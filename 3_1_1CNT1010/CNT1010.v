==> flow/design.v <==
module CNT1010 (CLK,RST,EN,COUT,DOUT2,DOUT1);
    input CLK,EN,RST;
    output [3:0] DOUT2,DOUT1;        
    output COUT; 
    reg [3:0] Q2,Q1; reg COUT;
    assign DOUT2 = Q2;
    assign DOUT1 = Q1;
    always @(posedge CLK or negedge RST)     
    begin 
        if(!RST) begin Q1 <= 4'b0000;Q2 <= 4'b0000; end
        else if(EN) 
        begin
            if(Q1 < 9)  Q1 <= Q1 + 1;      
            else begin
                Q1 <= 4'b0000;
                if(Q2 < 9)  Q2 <= Q2 + 1;    
                else  Q2 <= 4'b0000;
            end
        end
    end
    always @(Q2,Q1)  
        if((Q2==4'h9)&(Q1==4'h9))  COUT = 1'b1;
        else  COUT = 1'b0;
endmodule
# From RTL to reports: CNT1010
# The steps from the RTL of CNT1010 to its reports follow in flow order.
# Lines are those of the file above, counted from 1.
# Not given: --
# setup
design	CNT1010
clk_port	CLK
cell_library	sky130hd
pvt_corner	tt_025C_1v80

# Elaborated design
# Yosys after proc, flatten, opt, wreduce and memory -nomap, before mapping. Enables and synchronous resets that opt folds into registers are not counted as muxes. Memory bits, and registers merged into a memory's read port (data or address), are not among the register bits. Print and check cells are not counted. Equal cells are merged and count once.
# op_classes
logic	2
eq_ne	2
reduce_and_logical	1
compare	2
n_mux	3
add_sub_neg	2
# ops
op	n
adder 4 x 1 -> 4 bit with constant B	2
< comparator 4 bit with constant B	2
== test 4 bit with constant B	2
two-way mux 4 bit	2
AND reduction 2 bit	1
bitwise AND 1 bit	1
NOT 1 bit	1
two-way mux 1 bit	1
# bits
elab_cells	14
reg_bits	8
in_bits	3
out_inout_bits	9

# Longest topological paths
# Yosys ltp: most cells in a row. Word level: on the elaborated netlist, between registers, memories and ports. Mapped: between sequential cells and ports; inverters and the memories' decode and read muxes count.
# depth
depth_word	3
abc_area	1
mapped_depth	7
depth_no_buf	7

# After synthesis
# Yosys stat after the flow's synthesis: flattened, memories mapped to cells. It holds for the ABC_AREA given above (unset counts as 0); a run with the other value may have another netlist.
# by_type
cell_type	n	type_area_um2
sky130_fd_sc_hd__dfrtp_1	8	200.192
sky130_fd_sc_hd__ha_1	6	75.072
sky130_fd_sc_hd__nand2_1	12	45.043
sky130_fd_sc_hd__inv_1	8	30.029
sky130_fd_sc_hd__nand3_1	6	30.029
sky130_fd_sc_hd__o21ai_0	4	20.019
sky130_fd_sc_hd__nand3_4	1	17.517
sky130_fd_sc_hd__xor2_1	2	17.517
sky130_fd_sc_hd__nor2_1	4	15.014
sky130_fd_sc_hd__nand4_1	1	6.256
sky130_fd_sc_hd__nor2_2	1	6.256
sky130_fd_sc_hd__a21oi_1	1	5.005
sky130_fd_sc_hd__inv_2	1	3.754
# synth_totals
seqArea_um2	200.2
area_um2	471.7
n_buf	0
mapped_cells	55
ff_cells	8

# Timing after synthesis
# Source: OpenSTA report_checks on the synthesized netlist (no wires, ideal clock, input and output delay 20% of the period each), path of least setup slack; recovery checks are left aside. Register names are those of the netlist, which keeps one name where synthesis merged equal registers.
# synth_path
path_type	reg-to-reg
start	register Q1[0]
end	register Q2[3]
n_path_buf	0
path_delay_ns	1.188
required_ns	1.359
setup_ns	0.071
t_arrival_ns	1.117
period_ns	1.43
launch_ns	0.000
setup_slack_ns	0.241
path_stages	8
period_less_setup_slack_ns	1.189
# "path_delay_ns" is the arrival time less input delay plus setup time.
# "path_stages": output pins that drive a net of the path, with the launching flip-flop's if there is one; two outputs of one cell count as two.
# "period_less_setup_slack_ns" is the clock period less the worst setup slack; recovery checks do not enter. This is arithmetic on one report: input and output delays are still those of the set period (20% each).
# Between the ends stands the longest chain of elaborated cells between them, by number of cells; it is not shown to be the way that was timed. Of several equally long chains one is given.
# A line is the first line of the expression or statement that the cell stems from. Yosys adds cells for indexed reads and writes and turns some case tables into memories.
# A register here has more assigning lines than the two given.
# synth_via
path_cell_list	sky130_fd_sc_hd__dfrtp_1 > sky130_fd_sc_hd__inv_1 > sky130_fd_sc_hd__ha_1 > sky130_fd_sc_hd__nand2_1 > sky130_fd_sc_hd__nand3_4 > sky130_fd_sc_hd__nor2_2 > sky130_fd_sc_hd__nor2_1 > sky130_fd_sc_hd__nor2_1
elab_chain_cells	3
cells_between	3
lines_between	1
classes_between	compare (1); logic (1); reduce/logical (1)
# synth_lines
item	line	rtl
start: declaration	5	reg [3:0] Q2,Q1; reg COUT;
start: assignment	10	if(!RST) begin Q1 <= 4'b0000;Q2 <= 4'b0000; end
start: assignment	13	if(Q1 < 9)  Q1 <= Q1 + 1;
< comparator 4 bit	13
NOT 1 bit	--
AND reduction 2 bit	--
end: assignment	10
end: assignment	16	if(Q2 < 9)  Q2 <= Q2 + 1;
end: declaration	5

# Path in the finished layout
# Path of least setup slack in the final report of entry A (OpenROAD, finished layout, wires in). Where an end is a register, its clock arrival counts in the times.
# layout_path
path_type	reg-to-output
start	register Q2[1]
end	output port COUT
required_ns	1.07
t_arrival_ns	1.19
setup_slack_ns	-0.11
n_path_buf	1
launch_ns	0.26
period_ns	1.34
path_stages	6
out_delay_ns	0.27
# Between the ends stands the longest chain of elaborated cells between them, by number of cells; it is not shown to be the way that was timed. Of several equally long chains one is given.
# A register here has more assigning lines than the two given.
# layout_via
path_cell_list	sky130_fd_sc_hd__dfrtp_1 > sky130_fd_sc_hd__inv_2 > sky130_fd_sc_hd__ha_4 > sky130_fd_sc_hd__nand3_2 > sky130_fd_sc_hd__nor2_2 > sky130_fd_sc_hd__buf_2
elab_chain_cells	3
cells_between	3
lines_between	1
classes_between	eq/ne (1); mux (1); logic (1)
# layout_lines
item	line	rtl
start: declaration	5	reg [3:0] Q2,Q1; reg COUT;
start: assignment	10	if(!RST) begin Q1 <= 4'b0000;Q2 <= 4'b0000; end
start: assignment	16	if(Q2 < 9)  Q2 <= Q2 + 1;
== test 4 bit	22	if((Q2==4'h9)&(Q1==4'h9))  COUT = 1'b1;
bitwise AND 1 bit	22
two-way mux 1 bit	22
end: declaration	4	output COUT;

# Below are 2 stored runs of the flow (Yosys, OpenROAD; platform sky130hd) on CNT1010, each with its settings and what was measured, unordered. Constraints: input delay and output delay 20% of the set period each, output load 0.01 pF.
# "clock_period_reached_ns" is the run's clock period less its worst setup slack. It is reckoned from that one timing run; input and output delays stay at 20% of the period that was set.
# "worst_setup_path_time_ns" means the part of the period allowed to the worst setup path (the constraints hold back 20% at inputs and 20% at outputs) less its slack; where the path has registers, the arrival times of their clocks count too.
# A setting shown as . is not set for that run.
# Results: . = not shown.
name,entry A,entry B
period_ns,1.34,1.06
CORE_UTILIZATION,18,67
SETUP_SLACK_MARGIN,0.02,.
PLACE_DENSITY,0.6,.
CELL_PAD_IN_SITES_DETAIL_PLACEMENT,1,.
ABC_AREA,1,.
GPL_TIMING_DRIVEN,0,.
CAP_MARGIN,0,20
SLEW_MARGIN,30,20
CORE_MARGIN,2,2
PLACE_DENSITY_LB_ADDON,.,0.25
TNS_END_PERCENT,.,80
CTS_CLUSTER_SIZE,.,39
finalCellArea_um2,804.5,.
dieArea_um2,3045.9,.
clock_period_reached_ns,1.453,.
ys_area_um2,471.7,.
worst_setup_path_time_ns,1.19,.
worstPathKind,reg-to-output,.
setup_worst_slack_ns,-0.113,.
# Entry B: no final report: floorplanning broke off with PDN-0185
